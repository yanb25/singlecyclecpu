==> flow/design.v <==
`timescale 1ns / 1ps
module RAM(
    input clk,
    input [31:0] address,
    input [31:0] writeData,  
    input nRD,  
    input nWR,  
    output [31:0] Dataout
    );
    reg [7:0] ram [0:60];  
    assign Dataout[7:0] = (nRD==0)?ram[address + 3]:8'bz;  
    assign Dataout[15:8] = (nRD==0)?ram[address + 2]:8'bz;
    assign Dataout[23:16] = (nRD==0)?ram[address + 1]:8'bz;
    assign Dataout[31:24] = (nRD==0)?ram[address ]:8'bz;
    always@( negedge clk ) begin
        if( nWR==0 ) begin
            ram[address] <= writeData[31:24];
            ram[address+1] <= writeData[23:16];
            ram[address+2] <= writeData[15:8];
            ram[address+3] <= writeData[7:0];
        end
    end
endmodule
# Tool chain data of RAM
# What the tools print for RAM, step after step.
# Line numbers count from 1 in the design file above.
# Operators carry their Yosys type and port widths (W data, S select, Z words).
# Not given: -
[design]
top = "RAM"
clk_port = "clk"
lib = "sky130hd"
lib_corner = "tt_025C_1v80"

# Word-level counts
# Source: Yosys, flattened and elaborated, memories not mapped. Widths are those after wreduce; folded enables and synchronous resets count as part of the registers. Registers that Yosys merges into a memory's read port (data or address) are not register bits. Print and check cells do not count. Equal cells are merged and count once.
# Yosys's memory passes give these memory sizes; they may raise the number of words (mostly to a power of two), join words into wider ones and drop unused or constant bits.
[word_totals]
output_inout_bits = 32
ram_bits = 488
wordCells = 17
inputBits = 67
mem_count = 1
reg_bits = 0
[classes]
n_addsub = 3
mux = 13
[mem_list]
columns = ["memory", "size", "width", "read_ports", "write_ports", "line", "rtl"]
rows = [
  ["ram", 61, 8, 4, 4, 10, "reg [7:0] ram [0:60];"],
]
[op_table]
columns = ["op", "count"]
rows = [
  ["$mux W8", 8],
  ["$mux W6", 4],
  ["$add A6 B2 Y6 const B", 2],
  ["$add A6 B1 Y6 const B", 1],
  ["$mux W1", 1],
]

# Longest topological paths
# Longest topological path by Yosys (ltp), each cell counted once; first at word level (registers and memories cut), then after technology mapping (sequential cells cut; the memories' decode and read muxes count).
[depth]
ltp_word = 2
abc_area = 1
ltp_mapped = 18
ltp_nobuf = 14

# Mapped cells and area
# The flow's flattened synthesis, as Yosys stat reports it; memories are mapped. The netlist is that of the ABC_AREA named above (0 if unset); the other value can give another one.
[synth_totals]
seqArea_um2 = 14654.1
buf_cells = 681
synth_area_um2 = 49157.1
ff_cells = 488
cell_count = 8377
[by_type]
columns = ["cell_type", "count", "type_area_um2"]
rows = [
  ["sky130_fd_sc_hd__edfxtp_1", 488, 1.47E+04],
  ["sky130_fd_sc_hd__nand2_1", 2450, 9196.32],
  ["sky130_fd_sc_hd__nand3_1", 1156, 5.79E+03],
  ["sky130_fd_sc_hd__nor2_1", 1538, 5.77E+03],
  ["sky130_fd_sc_hd__a21oi_1", 533, 2.67E+03],
  ["sky130_fd_sc_hd__o21ai_0", 458, 2.29E+03],
  ["sky130_fd_sc_hd__nand4_1", 274, 1.71E+03],
  ["sky130_fd_sc_hd__clkbuf_1", 441, 1.66E+03],
  ["sky130_fd_sc_hd__inv_1", 378, 1.42E+03],
  ["sky130_fd_sc_hd__o211ai_1", 119, 893.357],
  ["sky130_fd_sc_hd__buf_2", 121, 605.581],
  ["sky130_fd_sc_hd__nand3_2", 41, 410.394],
  ["sky130_fd_sc_hd__buf_1", 108, 405.389],
  ["sky130_fd_sc_hd__nor2_2", 64, 400.384],
  ["sky130_fd_sc_hd__o2111ai_1", 33, 289.027],
  ["sky130_fd_sc_hd__inv_2", 66, 247.738],
  ["sky130_fd_sc_hd__nand2_2", 23, 143.888],
  ["sky130_fd_sc_hd__or2_2", 18, 112.608],
]
# Other cell types: 16; their cells: 68.

RAM through Yosys and OpenROAD on sky130hd: 2 stored runs, unordered, with their settings and measured results. The constraints put input and output delay at 20% of the set period each and load the outputs with 0.01 pF.
"fin_power_w" rests on the timing tool's default activity at the inputs, not on a simulated workload.

# entry A
==> flow/run.sh <==
#!/bin/bash
# the make line also repeats the synthesis and layout settings of config.mk as NAME=value (left out here)
make -C /OpenROAD-flow-scripts/flow DESIGN_CONFIG=/design/flow/config.mk WORK_HOME=/design/flow/orfs CLKGATE_MAP_FILE= finish
==> flow/config.mk <==
export PLATFORM = sky130hd
export DESIGN_NAME = RAM
export DESIGN_NICKNAME = RAM
export VERILOG_FILES = /design/flow/design.v
export SDC_FILE = /design/flow/constraint.sdc
export NUM_CORES = 4
export LEC_CHECK = 0
export ABC_AREA = 1
export CAP_MARGIN = 20
export CELL_PAD_IN_SITES_DETAIL_PLACEMENT = 1
export CELL_PAD_IN_SITES_GLOBAL_PLACEMENT = 1
export CORE_MARGIN = 7
export CORE_UTILIZATION = 25
export CTS_CLUSTER_DIAMETER = 39
export GPL_TIMING_DRIVEN = 0
export SETUP_SLACK_MARGIN = 0.94
export SLEW_MARGIN = 20
==> flow/constraint.sdc <==
create_clock -name core_clock -period 9.02 [get_ports {clk}]
set_input_delay 1.8040 -clock core_clock [delete_from_list [all_inputs] [get_ports {clk}]]
set_output_delay 1.8040 -clock core_clock [all_outputs]
set_load 0.01 [all_outputs]

==> entry A: results <==
final_setup_tns_ns=-6.908
fin_power_w=0.010774
synthesis_area_um2=49157.1
stdcell_area_um2=66968.0
design.die.area_um2=209242.0
utilization_frac=0.343
setup_ws_ns=-0.940

# entry B
==> flow/run.sh <==
#!/bin/bash
# the make line also repeats the synthesis and layout settings of config.mk as NAME=value (left out here)
make -C /OpenROAD-flow-scripts/flow DESIGN_CONFIG=/design/flow/config.mk WORK_HOME=/design/flow/orfs CLKGATE_MAP_FILE= finish
==> flow/config.mk <==
export PLATFORM = sky130hd
export DESIGN_NAME = RAM
export DESIGN_NICKNAME = RAM
export VERILOG_FILES = /design/flow/design.v
export SDC_FILE = /design/flow/constraint.sdc
export NUM_CORES = 4
export LEC_CHECK = 0
export ABC_AREA = 0
export CAP_MARGIN = 40
export CORE_ASPECT_RATIO = 0.9
export CORE_MARGIN = 6
export CORE_UTILIZATION = 41
export PLACE_DENSITY_LB_ADDON = 0.26
export SETUP_SLACK_MARGIN = 2.88
export SLEW_MARGIN = 20
export TNS_END_PERCENT = 20
==> flow/constraint.sdc <==
create_clock -name core_clock -period 15.1 [get_ports {clk}]
set_input_delay 3.0200 -clock core_clock [delete_from_list [all_inputs] [get_ports {clk}]]
set_output_delay 3.0200 -clock core_clock [all_outputs]
set_load 0.01 [all_outputs]

==> entry B: results <==
final_setup_tns_ns=0.000
fin_power_w=0.005345
synthesis_area_um2=49349.8
stdcell_area_um2=62727.7
design.die.area_um2=128848.0
utilization_frac=0.526
setup_ws_ns=0.823
